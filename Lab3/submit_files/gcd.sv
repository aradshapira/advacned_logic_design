==> flow/design.v <==
module gcd (
			input logic resetb,
			input logic clk,
			input logic [7:0] u,
			input logic [7:0] v,
			input logic ld,  
			output logic done,
			output logic [7:0] res  
);
parameter logic [2:0] EQUAL = 3'b001;
parameter logic [2:0] BOTH_SHIFT = 3'b010;
parameter logic [2:0] U_SHIFT = 3'b011;
parameter logic [2:0] V_SHIFT = 3'b100;
parameter logic [2:0] U_BIGGER = 3'b101;
parameter logic [2:0] V_BIGGER = 3'b110;
logic [7:0] ff_u;
logic [7:0] ff_v;
logic [3:0] counter;
logic u_check_even, v_check_even;
logic [2:0] op;
assign u_check_even = ~ff_u[0];
assign v_check_even = ~ff_v[0]; 
always @(posedge clk or negedge resetb) begin
    if (~resetb)
        counter <= 4'b0;
    else if (ld)
        counter <= 4'b0;        
    else if ((~done) & (op == BOTH_SHIFT))
        counter <= counter + 1'b1;
end 
always_comb
begin
    if (ff_u == ff_v)begin
        op = EQUAL;
        end
    else if (u_check_even & v_check_even) begin
        op = BOTH_SHIFT;
    end
    else if (u_check_even) begin
        op = U_SHIFT;
    end
    else if (v_check_even) begin
        op = V_SHIFT;
    end
    else if (ff_u>ff_v) begin
        op = U_BIGGER;
    end
    else  begin  
        op = V_BIGGER;
    end
end
assign res =  done ? (ff_u << counter) : 8'b0;
always_ff @(posedge clk or negedge resetb) begin
    if (~resetb) begin
        ff_u <= 8'b0;
        ff_v <= 8'b0;
        done <= 1'b0;
    end else if (ld) begin
        ff_u <= u;
        ff_v <= v;
        done <= 1'b0;
        end
        else begin
                case (op)
                    EQUAL:  done <= 1'b1;
                    BOTH_SHIFT: begin
                                    ff_u <= ff_u >> 1;
                                    ff_v <= ff_v >> 1;
                                end
                    U_SHIFT : ff_u <= ff_u >> 1;
                    V_SHIFT : ff_v <= ff_v >> 1;
                    U_BIGGER : ff_u <= ff_u - ff_v;
                    V_BIGGER :ff_v <= ff_v - ff_u;
                    default : ff_v <= ff_v - ff_u;
                endcase
        end
end
endmodule 
Reports on gcd
Tool output for the design above, in the order of the flow. Lines are those of the file above, counted from 1. Library cell names are shortened. Not given: --

Top module: gcd. Clock: clk. Library: sky130hd. Corner: tt_025C_1v80.

Word level
Source: Yosys, flattened and elaborated, memories not mapped. Widths are those after wreduce. Registers that Yosys merges into a memory's read port (data or address) are not register bits. Print and check cells do not count. Equal cells are merged and count once.

Flip-flop bits (word level): 21. The figure for output and inout bits is 9. The figure for word-level cells is 41. The figure for input bits is 19.

The entry for $lt $le $gt $ge reads 1. For mux-type cells the number is 14. Under equality and inequality tests stands 7. The figure for shift-type cells is 1. Under bitwise logic cells stands 5. Under $add $sub $neg stands 3. Reduce/logical cells: 6.

Operators by type and width (number): 8-bit case mux with 2-bit select (2); 8-bit 2-to-1 mux (3); 8-bit subtractor (2); 3-bit 2-to-1 mux (3); 8-bit by 4-bit left shift with 8-bit output (1); 8-bit > comparator (1); 8-bit == test (1); 4-bit 2-to-1 mux (2); 3-bit by 2-bit == test with 1-bit output with constant B (2); 3-bit == test with constant B (2); 2-bit nonzero test (2); 2-bit OR reduction (2); 4-bit by 1-bit adder with 4-bit output with constant B (1); 2-bit 2-to-1 mux (2); 1-bit NOT (3); 3-bit by 1-bit == test with 1-bit output with constant B (1); 3-bit nonzero test (1); 3-bit OR reduction (1); 1-bit bitwise AND (2); 2-bit by 1-bit != test with 1-bit output with constant B (1); 1-bit 2-to-1 mux (2).

Depth
Yosys ltp: most cells in a row. Word level: on the elaborated netlist, between registers, memories and ports. Mapped: between sequential cells and ports; inverters and the memories' decode and read muxes count.

The entry for word-level depth reads 10. Under ABC_AREA stands 0. The entry for gate-level depth with buffers reads 10. Under gate-level depth less buffers stands 9.

Mapped cells and area
The flow's flattened synthesis, as Yosys stat reports it; memories are mapped. The netlist is that of the ABC_AREA named above (0 if unset); the other value can give another one. The area totals of this step are shown rounded.

Cells by type (number): dfrtp_1 (21); ha_1 (17); nor2_1 (33); a21oi_1 (16); mux2i_1 (8); nand2_1 (21); xnor2_1 (7); xor2_1 (7); inv_1 (16); mux4_2 (2); o2bb2ai_1 (5); fa_1 (2); a21o_1 (5); a22oi_1 (5); nand3_1 (7); o21ai_1 (7); o221ai_1 (4); clkbuf_1 (8).

Not listed: further types 39, cells in them 69.

Sequential area: 526 um2. Synthesis area: 2170 um2. Flip-flops: 21. Under cell count stands 260.

Worst setup path after synthesis
OpenSTA on the mapped netlist: ideal clock, no wires. The path of least setup slack (recovery checks aside). Input and output delay are each 20% of the period. Register names are those of the netlist, which keeps one name where synthesis merged equal registers.

Kind: register -> register. From: reg ff_u[0]. To: reg ff_u[7]. The entry for required time reads 3394 ps. The entry for time at the first pin reads 0 ps. The figure for clock period is 3520 ps. For driving pins on the path the number is 11. The entry for path buffers reads 1. For slack the number is 836 ps. The entry for path delay reads 2684 ps. The figure for arrival time is 2558 ps. The figure for library setup time is 126 ps. Synthesis period reached: 2684 ps.

"path delay" = arrival - input delay + setup time. "driving pins on the path": output pins that drive a net of the path, with the launching flip-flop's if there is one; two outputs of one cell count as two. "synthesis period reached" is the clock period less the worst setup slack; recovery checks do not enter. This is arithmetic on one report: input and output delays are still those of the set period (20% each). Between the ends stands the longest chain of elaborated cells between them, by number of cells; it is not shown to be the way that was timed. Of several equally long chains one is given. A line is the first line of the expression or statement that the cell stems from. Yosys adds cells for indexed reads and writes and turns some case tables into memories. A register here has more assigning lines than the two given.

Path through: dfrtp_1 > inv_1 > ha_1 > fa_1 > nand2b_1 > a211oi_2 > o21a_1 > o21ai_1 > and2_1 > clkbuf_1 > a221o_1. The entry for length of the longest elaborated chain reads 10.

Ends and longest elaborated chain, after synthesis: start: declaration (RTL line 16) `logic [7:0] ff_u;`; start: assignment (RTL line 59) `ff_u <= u;`; start: assignment (RTL line 67) `ff_u <= ff_u >> 1;`; 8-bit > comparator (RTL line 45) `else if (ff_u>ff_v) begin`; 2-bit 2-to-1 mux (RTL line 45); 2-bit 2-to-1 mux (RTL line 42) `else if (v_check_even) begin`; 3-bit 2-to-1 mux (RTL line 39) `else if (u_check_even) begin`; 3-bit 2-to-1 mux (RTL line 36) `else if (u_check_even & v_check_even) begin`; 3-bit 2-to-1 mux (RTL line 33) `if (ff_u == ff_v)begin`; 3-bit by 2-bit == test with 1-bit output (RTL line 64) `case (op)`; 2-bit OR reduction; 8-bit case mux with 2-bit select (RTL line 64); 8-bit 2-to-1 mux (RTL line 58) `end else if (ld) begin`; end: assignment (RTL line 59); end: assignment (RTL line 67); end: declaration (RTL line 16).

Ticket comment

Design gcd on sky130hd. What follows are 2 stored runs of the flow, each under its own settings; their order means nothing. The constraints put input and output delay at 20% of the set period each and load the outputs with 0.01 pF.

Stored run 1 has these settings: period_ns 3.82; CORE_UTILIZATION 47; SETUP_SLACK_MARGIN 0.38; PLACE_DENSITY_LB_ADDON 0.12; CELL_PAD_IN_SITES_DETAIL_PLACEMENT 2; ABC_AREA 0; GPL_TIMING_DRIVEN 0; GPL_ROUTABILITY_DRIVEN 0; CAP_MARGIN 20; SLEW_MARGIN 5; MAX_ROUTING_LAYER met4; CORE_MARGIN 2. Outcome: stopped before the end: placement reported DPL-0033.

Stored run 2 has these settings: period_ns 4.45; CORE_UTILIZATION 66; PLACE_DENSITY 0.62; CORE_MARGIN 10; CELL_PAD_IN_SITES_DETAIL_PLACEMENT 1; GPL_TIMING_DRIVEN 1; GPL_ROUTABILITY_DRIVEN 1; CTS_CLUSTER_DIAMETER 331; CAP_MARGIN 20; SLEW_MARGIN 20. Outcome: stopped before the end: placement reported DPL-0033.
