==> flow/design.v <==
module integrator (
		   input logic 	      clk,
		   input logic 	      resetb,
		   input logic [8:0]  in,
		   output logic [8:0] out
		   );
   logic [25:0] 	    integrator;
   logic [25:0] 	    integrator_next;
   assign integrator_next = { {17{in[8]}}, in};
   always_ff @ (posedge clk or negedge resetb)
     if (~resetb)
       integrator <= 26'b0;
     else
       integrator <= integrator + integrator_next;
   assign out = integrator[25:17];
endmodule 
======== From RTL to reports: integrator ========
Tool output for the design above, in the order of the flow.
Lines are those of the file above, counted from 1.
Operators: Yosys type, input widths -> output width; for muxes data width and select width s.
Cell names lack the library's common part.
The mark -- stands for no value.
design
  top module .............................. integrator
  clock port .............................. clk
  standard-cell library ................... sky130hd
  corner .................................. tt_025C_1v80

======== After elaboration ========
Yosys after proc, flatten, opt, wreduce and memory -nomap, before mapping. Enables and synchronous resets that opt folds into registers are not counted as muxes. Memory bits, and registers merged into a memory's read port (data or address), are not among the register bits. Print and check cells are not counted. Equal cells are merged and count once.
bit counts
  register bits ........................... 26
  bits in latches ......................... 0
  memory bits (writable) .................. 0
  bits in read-only memories .............. 0
  clocked read ports x word width ......... 0
  memory cells ............................ 0
  input bits .............................. 11
  output and inout bits ................... 9
  elaborated cells ........................ 2
cells by class
  $add $sub $neg .......................... 1
  multiply operators ...................... 0
  divide/modulo/power cells ............... 0
  order comparisons ....................... 0
  eq/ne operators ......................... 0
  shift operators ......................... 0
  muxes and demuxes ....................... 0
  bitwise gates (word level) .............. 0
  reduce/logical cells .................... 0
operators with widths
  cell            number
  $add 26x26->26  1

======== Depth ========
Longest topological path by Yosys (ltp), each cell counted once; first at word level (registers and memories cut), then after technology mapping (sequential cells cut; the memories' decode and read muxes count).
depth
  word-level depth ........................ 1
  ABC_AREA ................................ 0
  mapped depth ............................ 10

======== Mapped cells and area ========
Source: synth_stat.txt of the flow (Yosys; design flattened, memories mapped). It holds for the ABC_AREA given above (unset counts as 0); a run with the other value may have another netlist.
mapped netlist
  cells in the netlist .................... 214
  mapped area ............................. 2020.7 sq um
  sequential part of the area ............. 650.6 sq um
  flip-flops .............................. 26
cells by type
  cell      number  area in all (sq um)
  dfrtp_1   26      650.624
  ha_1      25      312.8
  xnor2_1   14      122.618
  a21oi_1   22      110.106
  a21o_1    12      90.086
  xor2_1    9       78.826
  buf_4     9       67.565
  nand2_1   15      56.304
  o21bai_1  7       52.55
  o21ai_1   8       40.038
  inv_1     8       30.029
  nor2_1    8       30.029
  a31oi_1   4       25.024
  a211oi_1  3       22.522
  o31ai_1   3       22.522
  fa_1      1       20.019
  nand3_1   4       20.019
  and3_1    3       18.768
Not listed: further types 24, cells in them 33.

======== Path before layout ========
OpenSTA on the mapped netlist: ideal clock, no wires. The path of least setup slack (recovery checks aside). Input and output delay are each 20% of the period. Register names are those of the netlist, which keeps one name where synthesis merged equal registers.
timing path post-synthesis
  path kind ............................... input port to flip-flop
  start ................................... in in[0]
  end ..................................... reg integrator[24]
  clock period ............................ 2260 ps
  external input delay .................... 452 ps
  setup time .............................. 80 ps
  data arrival time ....................... 2275 ps
  required time ........................... 2180 ps
  path slack .............................. -95 ps
  path delay .............................. 1903 ps
  stages on the path ...................... 10
  buffers on the path ..................... 0
  period reached after synthesis .......... 2355 ps
"path delay" is the arrival time less input delay plus setup time.
"stages on the path": output pins that drive a net of the path, with the launching flip-flop's if there is one; two outputs of one cell count as two.
"period reached after synthesis" = period - worst setup slack (recovery checks aside). The figure is calculated, with input and output delays left at 20% of the set period.
Between the ends stands the longest chain of elaborated cells between them, by number of cells; it is not shown to be the way that was timed. Of several equally long chains one is given.
Each line given opens the expression or statement behind the cell; cells for indexed reads and writes are added by Yosys, which also makes memories of some case tables.
on the way, post-synthesis
  path through ............................ ha_1 -> inv_1 -> fa_1 -> nor2b_1 -> o21a_1 -> a311o_2 -> a311oi_2 -> o21ai_2 -> and3_1 -> nor3_2
  length of the longest elaborated chain .. 1
RTL lines, path post-synthesis
  what             RTL line  RTL
  start, declared  4         input logic [8:0] in,
  $add 26x26->26   14        integrator <= integrator + integrator_next;
  end, assigned    12        integrator <= 26'b0;
  end, assigned    14
  end, declared    7         logic [25:0] integrator;

======== Path in the finished layout ========
From the final timing report of flow run A: the path of least setup slack in the routed layout; clock arrival at registers is part of the times.
The path's times are printed in steps of 10 ps; the period is the one set.
timing path after layout
  path kind ............................... input port to flip-flop
  start ................................... in in[2]
  end ..................................... reg integrator[22]
  clock period ............................ 2300 ps
  external input delay .................... 460 ps
  setup time .............................. 70 ps
  data arrival time ....................... 2530 ps
  required time ........................... 2500 ps
  path slack .............................. -30 ps
  stages on the path ...................... 9
  buffers on the path ..................... 1
Between the ends stands the longest chain of elaborated cells between them, by number of cells; it is not shown to be the way that was timed. Of several equally long chains one is given.
on the way, after layout
  path through ............................ dlygate4sd2_1 -> ha_1 -> nor2b_1 -> o21a_1 -> a311o_2 -> a31oi_4 -> o211ai_1 -> a31oi_1 -> xnor2_1
  length of the longest elaborated chain .. 1
RTL lines, path after layout
  what             RTL line  RTL
  start, declared  4         input logic [8:0] in,
  $add 26x26->26   14        integrator <= integrator + integrator_next;
  end, assigned    12        integrator <= 26'b0;
  end, assigned    14
  end, declared    7         logic [25:0] integrator;

Appendix: measured runs

Record of 2 stored runs of the RTL-to-layout flow on integrator, platform sky130hd. The runs are unordered. Constraints: input delay and output delay 20% of the set period each, output load 0.01 pF.
"achieved clock period" means the clock period less the worst setup slack. The figure is calculated, with input and output delays left at 20% of the set period.
By "time used up by the worst setup path" is meant the share of the clock period that the worst setup path is allowed (20% is reserved at inputs, 20% at outputs), minus its slack. Clock arrival times at its registers enter into it.
"total power of the final layout" rests on the timing tool's default activity at the inputs, not on a simulated workload.
"time used up by the worst setup path" is given in steps of 10 ps.

======== flow run A ========
==> flow/run.sh <==
#!/bin/bash
# the make line also repeats the synthesis and layout settings of config.mk as NAME=value (left out here)
make -C /OpenROAD-flow-scripts/flow DESIGN_CONFIG=/design/flow/config.mk WORK_HOME=/design/flow/orfs CLKGATE_MAP_FILE= finish
==> flow/config.mk <==
export PLATFORM = sky130hd
export DESIGN_NAME = integrator
export DESIGN_NICKNAME = integrator
export VERILOG_FILES = /design/flow/design.v
export SDC_FILE = /design/flow/constraint.sdc
export NUM_CORES = 4
export LEC_CHECK = 0
export ABC_AREA = 0
export CAP_MARGIN = 40
export CELL_PAD_IN_SITES_GLOBAL_PLACEMENT = 0
export CORE_ASPECT_RATIO = 0.8
export CORE_MARGIN = 8
export CORE_UTILIZATION = 17
export PLACE_DENSITY_LB_ADDON = 0.27
export SLEW_MARGIN = 20
==> flow/constraint.sdc <==
create_clock -name core_clock -period 2.3 [get_ports {clk}]
set_input_delay 0.4600 -clock core_clock [delete_from_list [all_inputs] [get_ports {clk}]]
set_output_delay 0.4600 -clock core_clock [all_outputs]
set_load 0.01 [all_outputs]

-------- measured, flow run A --------
  standard-cell area after routing ........ 3214.3 sq um
  final setup TNS ......................... -41 ps
  achieved clock period ................... 2331 ps
  smallest hold slack ..................... 496 ps
  mapped cell area after synthesis ........ 2020.7 sq um
  total power of the final layout ......... 5151 uW
  full die area ........................... 15653.2 sq um
  utilization after layout ................ 27.8 %
  worst setup slack after layout .......... -31 ps
  time used up by the worst setup path .... 1870 ps
  worst setup path kind ................... input port to flip-flop

======== flow run B ========
==> flow/run.sh <==
#!/bin/bash
# the make line also repeats the synthesis and layout settings of config.mk as NAME=value (left out here)
make -C /OpenROAD-flow-scripts/flow DESIGN_CONFIG=/design/flow/config.mk WORK_HOME=/design/flow/orfs CLKGATE_MAP_FILE= finish
==> flow/config.mk <==
export PLATFORM = sky130hd
export DESIGN_NAME = integrator
export DESIGN_NICKNAME = integrator
export VERILOG_FILES = /design/flow/design.v
export SDC_FILE = /design/flow/constraint.sdc
export NUM_CORES = 4
export LEC_CHECK = 0
export ABC_AREA = 0
export CAP_MARGIN = 20
export CORE_MARGIN = 2
export CORE_UTILIZATION = 72
export CTS_CLUSTER_DIAMETER = 120
export GPL_ROUTABILITY_DRIVEN = 0
export GPL_TIMING_DRIVEN = 1
export PLACE_DENSITY_LB_ADDON = 0.0
export SETUP_SLACK_MARGIN = 0.67
export SLEW_MARGIN = 25
export TNS_END_PERCENT = 50
==> flow/constraint.sdc <==
create_clock -name core_clock -period 2.38 [get_ports {clk}]
set_input_delay 0.4760 -clock core_clock [delete_from_list [all_inputs] [get_ports {clk}]]
set_output_delay 0.4760 -clock core_clock [all_outputs]
set_load 0.01 [all_outputs]

-------- flow run B --------
  no results, placement failed with DPL-0038
